==> flow/design.v <==
`timescale 1ns / 1ps
`default_nettype none
module Nbit_reg #(parameter n=1, r=0)
   (input  wire [n-1:0] in,
    output wire [n-1:0] out,
    input  wire         clk,
    input  wire         we,
    input  wire         gwe,
    input  wire         rst
    );
   reg [n-1:0] state;
   assign #(1) out = state;
   always @(posedge clk) 
     begin 
       if (gwe & rst) 
         state = r;
       else if (gwe & we) 
         state = in; 
     end
endmodule
`timescale 1ns / 1ps
`default_nettype none
module lc4_regfile_ss #(parameter n = 16)
   (input  wire         clk,
    input  wire         gwe,
    input  wire         rst,
    input  wire [  2:0] i_rs_A,       
    output wire [n-1:0] o_rs_data_A,  
    input  wire [  2:0] i_rt_A,       
    output wire [n-1:0] o_rt_data_A,  
    input  wire [  2:0] i_rs_B,       
    output wire [n-1:0] o_rs_data_B,  
    input  wire [  2:0] i_rt_B,       
    output wire [n-1:0] o_rt_data_B,  
    input  wire [  2:0]  i_rd_A,      
    input  wire [n-1:0]  i_wdata_A,   
    input  wire          i_rd_we_A,   
    input  wire [  2:0]  i_rd_B,      
    input  wire [n-1:0]  i_wdata_B,   
    input  wire          i_rd_we_B    
    );
    wire [n-1:0] r0_in, r1_in, r2_in, r3_in, r4_in, r5_in, r6_in, r7_in;  
    wire [n-1:0] r0_out, r1_out, r2_out, r3_out, r4_out, r5_out, r6_out, r7_out;  
    wire we_0, we_1, we_2, we_3, we_4, we_5, we_6, we_7;  
	assign r0_in = ((i_rd_B == 3'h0) && i_rd_we_B) ? i_wdata_B : i_wdata_A;
	assign r1_in = ((i_rd_B == 3'h1) && i_rd_we_B) ? i_wdata_B : i_wdata_A;
	assign r2_in = ((i_rd_B == 3'h2) && i_rd_we_B) ? i_wdata_B : i_wdata_A;
	assign r3_in = ((i_rd_B == 3'h3) && i_rd_we_B) ? i_wdata_B : i_wdata_A;
	assign r4_in = ((i_rd_B == 3'h4) && i_rd_we_B) ? i_wdata_B : i_wdata_A;
	assign r5_in = ((i_rd_B == 3'h5) && i_rd_we_B) ? i_wdata_B : i_wdata_A;
	assign r6_in = ((i_rd_B == 3'h6) && i_rd_we_B) ? i_wdata_B : i_wdata_A;
	assign r7_in = ((i_rd_B == 3'h7) && i_rd_we_B) ? i_wdata_B : i_wdata_A;
	assign we_0 = ((i_rd_A == 3'h0) & i_rd_we_A) | ((i_rd_B == 3'h0) & i_rd_we_B);
	assign we_1 = ((i_rd_A == 3'h1) & i_rd_we_A) | ((i_rd_B == 3'h1) & i_rd_we_B);
	assign we_2 = ((i_rd_A == 3'h2) & i_rd_we_A) | ((i_rd_B == 3'h2) & i_rd_we_B);
	assign we_3 = ((i_rd_A == 3'h3) & i_rd_we_A) | ((i_rd_B == 3'h3) & i_rd_we_B);
	assign we_4 = ((i_rd_A == 3'h4) & i_rd_we_A) | ((i_rd_B == 3'h4) & i_rd_we_B);
	assign we_5 = ((i_rd_A == 3'h5) & i_rd_we_A) | ((i_rd_B == 3'h5) & i_rd_we_B);
	assign we_6 = ((i_rd_A == 3'h6) & i_rd_we_A) | ((i_rd_B == 3'h6) & i_rd_we_B);
	assign we_7 = ((i_rd_A == 3'h7) & i_rd_we_A) | ((i_rd_B == 3'h7) & i_rd_we_B);
    Nbit_reg #(.n(n), .r(16'd0)) r0 (.in(r0_in), .out(r0_out), .clk(clk), .we(we_0), .gwe(gwe), .rst(rst));
    Nbit_reg #(.n(n), .r(16'd0)) r1 (.in(r1_in), .out(r1_out), .clk(clk), .we(we_1), .gwe(gwe), .rst(rst));
    Nbit_reg #(.n(n), .r(16'd0)) r2 (.in(r2_in), .out(r2_out), .clk(clk), .we(we_2), .gwe(gwe), .rst(rst));
    Nbit_reg #(.n(n), .r(16'd0)) r3 (.in(r3_in), .out(r3_out), .clk(clk), .we(we_3), .gwe(gwe), .rst(rst));
    Nbit_reg #(.n(n), .r(16'd0)) r4 (.in(r4_in), .out(r4_out), .clk(clk), .we(we_4), .gwe(gwe), .rst(rst));
    Nbit_reg #(.n(n), .r(16'd0)) r5 (.in(r5_in), .out(r5_out), .clk(clk), .we(we_5), .gwe(gwe), .rst(rst));
    Nbit_reg #(.n(n), .r(16'd0)) r6 (.in(r6_in), .out(r6_out), .clk(clk), .we(we_6), .gwe(gwe), .rst(rst));
    Nbit_reg #(.n(n), .r(16'd0)) r7 (.in(r7_in), .out(r7_out), .clk(clk), .we(we_7), .gwe(gwe), .rst(rst));
	assign o_rs_data_A = 	((i_rs_A == i_rd_B) && i_rd_we_B) ? i_wdata_B :  
							((i_rs_A == i_rd_A) && i_rd_we_A) ? i_wdata_A :  
							(i_rs_A == 3'h0) ? r0_out :
							(i_rs_A == 3'h1) ? r1_out :
							(i_rs_A == 3'h2) ? r2_out :
							(i_rs_A == 3'h3) ? r3_out :
							(i_rs_A == 3'h4) ? r4_out :
							(i_rs_A == 3'h5) ? r5_out :
							(i_rs_A == 3'h6) ? r6_out :
							r7_out; 
	assign o_rt_data_A = 	((i_rt_A == i_rd_B) && i_rd_we_B) ? i_wdata_B :  
							((i_rt_A == i_rd_A) && i_rd_we_A) ? i_wdata_A :  
							(i_rt_A == 3'h0) ? r0_out :
							(i_rt_A == 3'h1) ? r1_out :
							(i_rt_A == 3'h2) ? r2_out :
							(i_rt_A == 3'h3) ? r3_out :
							(i_rt_A == 3'h4) ? r4_out :
							(i_rt_A == 3'h5) ? r5_out :
							(i_rt_A == 3'h6) ? r6_out :
							r7_out;
	assign o_rs_data_B = 	((i_rs_B == i_rd_B) && i_rd_we_B) ? i_wdata_B :  
							((i_rs_B == i_rd_A) && i_rd_we_A) ? i_wdata_A :  
							(i_rs_B == 3'h0) ? r0_out :
							(i_rs_B == 3'h1) ? r1_out :
							(i_rs_B == 3'h2) ? r2_out :
							(i_rs_B == 3'h3) ? r3_out :
							(i_rs_B == 3'h4) ? r4_out :
							(i_rs_B == 3'h5) ? r5_out :
							(i_rs_B == 3'h6) ? r6_out :
							r7_out; 
	assign o_rt_data_B = 	((i_rt_B == i_rd_B) && i_rd_we_B) ? i_wdata_B :  
							((i_rt_B == i_rd_A) && i_rd_we_A) ? i_wdata_A :  
							(i_rt_B == 3'h0) ? r0_out :
							(i_rt_B == 3'h1) ? r1_out :
							(i_rt_B == 3'h2) ? r2_out :
							(i_rt_B == 3'h3) ? r3_out :
							(i_rt_B == 3'h4) ? r4_out :
							(i_rt_B == 3'h5) ? r5_out :
							(i_rt_B == 3'h6) ? r6_out :
							r7_out; 
endmodule
### Reports on lc4_regfile_ss

What the tools print for lc4_regfile_ss, step after step.
Line numbers count from 1 in the design file above.
Cell names lack the library's common part.
Not given: n/a

| design | value |
|---|---|
| design top | lc4_regfile_ss |
| clock input | clk |
| standard-cell library | sky130hd |
| timing corner | tt_025C_1v80 |

### Word-level counts

Counts by Yosys on the flattened word-level netlist (proc, flatten, opt, wreduce; memories kept). Register bits leave out memories and registers merged into their read ports (data or address); mux counts leave out enables and synchronous resets folded into registers. Print and check cells are left out. Cells with the same type and inputs are merged into one.

| storage and ports | value |
|---|---|
| register bits | 128 |
| latch bits | 0 |
| bits in writable memories | 0 |
| bits in read-only memories | 0 |
| word width x clocked read ports | 0 |
| memories | 0 |
| input bits | 55 |
| cells after elaboration | 153 |

| operators by class | value |
|---|---|
| add/sub/neg operators | 0 |
| multiply operators | 0 |
| div/mod/pow operators | 0 |
| order comparisons | 0 |
| eq/ne operators | 46 |
| shifts and indexed selects | 0 |
| multiplexer cells | 44 |
| bitwise operators | 33 |
| reduce/logical cells | 22 |

Operator list:

| cell | count |
|---|---|
| 16-bit 2-to-1 mux | 44 |
| 3-bit == test with constant B | 20 |
| 3-bit by 2-bit == test with 1-bit output with constant B | 12 |
| 1-bit AND | 25 |
| 3-bit == test | 8 |
| 3-bit by 1-bit == test with 1-bit output with constant B | 6 |
| 3-bit logical NOT | 6 |
| 1-bit logical AND | 16 |
| 1-bit OR | 8 |

### Depth

Yosys ltp: most cells in a row. Word level: on the elaborated netlist, between registers, memories and ports. Mapped: between sequential cells and ports; inverters and the memories' decode and read muxes count.

| depth | value |
|---|---|
| depth in word-level cells | 10 |
| ABC_AREA | 0 |
| depth in mapped cells | 9 |
| mapped depth without buffers | 5 |

### Netlist

Yosys stat after the flow's synthesis: flattened, memories mapped to cells. It holds for the ABC_AREA given above (unset counts as 0); a run with the other value may have another netlist.
The area totals of this step are shown rounded.

Cells by type:

| cell type | count |
|---|---|
| dfxtp_1 | 128 |
| mux2i_1 | 142 |
| a211oi_1 | 115 |
| nor2_1 | 212 |
| mux2_2 | 62 |
| a221oi_1 | 57 |
| o21ai_0 | 91 |
| a21oi_1 | 77 |
| a211oi_2 | 28 |
| buf_2 | 62 |
| clkbuf_1 | 79 |
| o22ai_1 | 47 |
| nor2b_1 | 39 |
| a22oi_1 | 30 |
| buf_4 | 30 |
| nand2_1 | 60 |
| a31oi_1 | 32 |
| a222oi_1 | 14 |

Not listed: further types 56, cells in them 281.

| synthesis totals | value |
|---|---|
| cells in the netlist | 1,586 |
| chip area (Yosys) | 0.012 mm^2 |
| sequential area | 0.0026 mm^2 |
| flip-flop cells | 128 |

The figures by module come from a second, unflattened synthesis with its own total; it is not the netlist above.

| second synthesis, totals | value |
|---|---|
| cell total of the unflattened synthesis | 1,323 |
| area (unflattened synthesis) | 0.012 mm^2 |

Each row is one instance without its submodules.

Modules:

| module | instances | cells | area (mm^2) |
|---|---|---|---|
| lc4_regfile_ss | 1 | 1,027 | 0.0078 |
| Nbit_reg | 8 | 37 | 0.00051 |

### Timing after synthesis

Source: OpenSTA report_checks on the synthesized netlist (no wires, ideal clock, input and output delay 20% of the period each), path of least setup slack; recovery checks are left aside. Register names are those of the netlist, which keeps one name where synthesis merged equal registers.

| timing path after synthesis | value |
|---|---|
| path kind | input to output |
| start | input i_rt_A[0] |
| end | output o_rt_data_A[15] |
| period | 3,100 ps |
| output delay | 620 ps |
| time at the first pin | 620 ps |
| data arrival time | 1,966 ps |
| data required time | 2,480 ps |
| path slack | 514 ps |
| delay of the path | 1,346 ps |
| stages on the path | 6 |
| period reached after synthesis | 2,586 ps |

"delay of the path" = arrival - input delay + setup time.
A path that ends at an output port has no setup time.
"stages on the path" counts driving pins, that of a launching flip-flop among them; a cell with two outputs on the path counts twice.
"period reached after synthesis" is the clock period less the worst setup slack; recovery checks do not enter. This is arithmetic on one report: input and output delays are still those of the set period (20% each).
Between the ends stands the longest chain of elaborated cells between them, by number of cells; it is not shown to be the way that was timed. Of several equally long chains one is given.
Each line given opens the expression or statement behind the cell; cells for indexed reads and writes are added by Yosys, which also makes memories of some case tables.

| on the way, after synthesis | value |
|---|---|
| cells stage by stage | buf_2 > buf_2 > or3_1 > nor2_1 > a221oi_1 > a22oi_1 |
| cells in the longest elaborated chain | 10 |
| elaborated cells between the ends (all ways) | 20 |
| source lines of those cells | 9 |

RTL lines, path after synthesis:

| element | RTL line | RTL |
|---|---|---|
| from (decl) | 29 | `input  wire [  2:0] i_rt_A,` |
| 3-bit == test | 87 | `(i_rt_A == 3'h6) ? r6_out :` |
| 16-bit 2-to-1 mux | 87 |  |
| 16-bit 2-to-1 mux | 86 | `(i_rt_A == 3'h5) ? r5_out :` |
| 16-bit 2-to-1 mux | 85 | `(i_rt_A == 3'h4) ? r4_out :` |
| 16-bit 2-to-1 mux | 84 | `(i_rt_A == 3'h3) ? r3_out :` |
| 16-bit 2-to-1 mux | 83 | `(i_rt_A == 3'h2) ? r2_out :` |
| 16-bit 2-to-1 mux | 82 | `(i_rt_A == 3'h1) ? r1_out :` |
| 16-bit 2-to-1 mux | 81 | `(i_rt_A == 3'h0) ? r0_out :` |
| 16-bit 2-to-1 mux | 80 | `((i_rt_A == i_rd_A) && i_rd_we_A) ? i_wdata_A :` |
| 16-bit 2-to-1 mux | 79 | `assign o_rt_data_A = ((i_rt_A == i_rd_B) && i_rd_we_B) ? i_wdata_B :` |
| to (decl) | 30 | `output wire [n-1:0] o_rt_data_A,` |

### Timing after layout

From the final timing report of flow run A: the path of least setup slack in the routed layout; clock arrival at registers is part of the times.
The report prints the path's times to 10 ps; the period is as set.

| timing path after layout | value |
|---|---|
| path kind | input to output |
| start | input i_rs_B[0] |
| end | output o_rs_data_B[5] |
| period | 2,700 ps |
| output delay | 540 ps |
| time at the first pin | 540 ps |
| data arrival time | 2,280 ps |
| data required time | 2,160 ps |
| path slack | -120 ps |
| stages on the path | 10 |

Between the ends stands the longest chain of elaborated cells between them, by number of cells; it is not shown to be the way that was timed. Of several equally long chains one is given.

| on the way, after layout | value |
|---|---|
| cells stage by stage | buf_12 > buf_12 > buf_4 > nor2b_1 > o22ai_1 > a222oi_1 > a221oi_1 > buf_4 > o22a_1 > buf_2 |
| cells in the longest elaborated chain | 10 |
| elaborated cells between the ends (all ways) | 20 |
| source lines of those cells | 9 |

RTL lines, path after layout:

| element | RTL line | RTL |
|---|---|---|
| from (decl) | 31 | `input  wire [  2:0] i_rs_B,` |
| 3-bit == test | 97 | `(i_rs_B == 3'h6) ? r6_out :` |
| 16-bit 2-to-1 mux | 97 |  |
| 16-bit 2-to-1 mux | 96 | `(i_rs_B == 3'h5) ? r5_out :` |
| 16-bit 2-to-1 mux | 95 | `(i_rs_B == 3'h4) ? r4_out :` |
| 16-bit 2-to-1 mux | 94 | `(i_rs_B == 3'h3) ? r3_out :` |
| 16-bit 2-to-1 mux | 93 | `(i_rs_B == 3'h2) ? r2_out :` |
| 16-bit 2-to-1 mux | 92 | `(i_rs_B == 3'h1) ? r1_out :` |
| 16-bit 2-to-1 mux | 91 | `(i_rs_B == 3'h0) ? r0_out :` |
| 16-bit 2-to-1 mux | 90 | `((i_rs_B == i_rd_A) && i_rd_we_A) ? i_wdata_A :` |
| 16-bit 2-to-1 mux | 89 | `assign o_rs_data_B = ((i_rs_B == i_rd_B) && i_rd_we_B) ? i_wdata_B :` |
| to (decl) | 32 | `output wire [n-1:0] o_rs_data_B,` |

==> runs of lc4_regfile_ss <==
Measured results for lc4_regfile_ss: 2 stored runs of the Yosys and OpenROAD flow on sky130hd. The settings differ; the order carries no meaning. The constraints put input and output delay at 20% of the set period each and load the outputs with 0.01 pF.
"period reached" is the run's clock period less its worst setup slack. It is reckoned from that one timing run; input and output delays stay at 20% of the period that was set.
By "time used up by the worst setup path" is meant the share of the clock period that the worst setup path is allowed (20% is reserved at inputs, 20% at outputs), minus its slack. Clock arrival times at its registers enter into it.
"time used up by the worst setup path" is given in steps of 10 ps.
The results are shown rounded.

## Flow run A

==> flow/run.sh <==
#!/bin/bash
# the make line also repeats the synthesis and layout settings of config.mk as NAME=value (left out here)
make -C /OpenROAD-flow-scripts/flow DESIGN_CONFIG=/design/flow/config.mk WORK_HOME=/design/flow/orfs CLKGATE_MAP_FILE= finish
==> flow/config.mk <==
export PLATFORM = sky130hd
export DESIGN_NAME = lc4_regfile_ss
export DESIGN_NICKNAME = lc4_regfile_ss
export VERILOG_FILES = /design/flow/design.v
export SDC_FILE = /design/flow/constraint.sdc
export NUM_CORES = 4
export LEC_CHECK = 0
export CAP_MARGIN = 20
export CORE_MARGIN = 2
export CORE_UTILIZATION = 40
export SETUP_SLACK_MARGIN = 0.46
export SLEW_MARGIN = 20
==> flow/constraint.sdc <==
create_clock -name core_clock -period 2.7 [get_ports {clk}]
set_input_delay 0.5400 -clock core_clock [delete_from_list [all_inputs] [get_ports {clk}]]
set_output_delay 0.5400 -clock core_clock [all_outputs]
set_load 0.01 [all_outputs]

| result of flow run A | value |
|---|---|
| total negative setup slack | -2,000 ps |
| period reached | 2,824 ps |
| time used up by the worst setup path | 1,740 ps |
| critical path type | input to output |
| die footprint | 0.032 mm^2 |
| smallest setup slack | -120 ps |
| standard-cell area after routing | 0.021 mm^2 |
| netlist area reported by Yosys | 0.012 mm^2 |
| final design utilization | 67% |

## Flow run B

==> flow/run.sh <==
#!/bin/bash
# the make line also repeats the synthesis and layout settings of config.mk as NAME=value (left out here)
make -C /OpenROAD-flow-scripts/flow DESIGN_CONFIG=/design/flow/config.mk WORK_HOME=/design/flow/orfs CLKGATE_MAP_FILE= finish
==> flow/config.mk <==
export PLATFORM = sky130hd
export DESIGN_NAME = lc4_regfile_ss
export DESIGN_NICKNAME = lc4_regfile_ss
export VERILOG_FILES = /design/flow/design.v
export SDC_FILE = /design/flow/constraint.sdc
export NUM_CORES = 4
export LEC_CHECK = 0
export CAP_MARGIN = 20
export CELL_PAD_IN_SITES_GLOBAL_PLACEMENT = 0
export CORE_MARGIN = 2
export CORE_UTILIZATION = 36
export CTS_CLUSTER_DIAMETER = 346
export GPL_ROUTABILITY_DRIVEN = 1
export MAX_ROUTING_LAYER = met4
export MIN_ROUTING_LAYER = met1
export PLACE_DENSITY = 0.49
export SLEW_MARGIN = 20
export TNS_END_PERCENT = 85
==> flow/constraint.sdc <==
create_clock -name core_clock -period 2.13 [get_ports {clk}]
set_input_delay 0.4260 -clock core_clock [delete_from_list [all_inputs] [get_ports {clk}]]
set_output_delay 0.4260 -clock core_clock [all_outputs]
set_load 0.01 [all_outputs]

| result of flow run B | value |
|---|---|
| total negative setup slack | -21,000 ps |
| period reached | 2,612 ps |
| time used up by the worst setup path | 1,760 ps |
| critical path type | input to output |
| die footprint | 0.036 mm^2 |
| smallest setup slack | -480 ps |
| standard-cell area after routing | 0.021 mm^2 |
| netlist area reported by Yosys | 0.012 mm^2 |
| final design utilization | 61% |
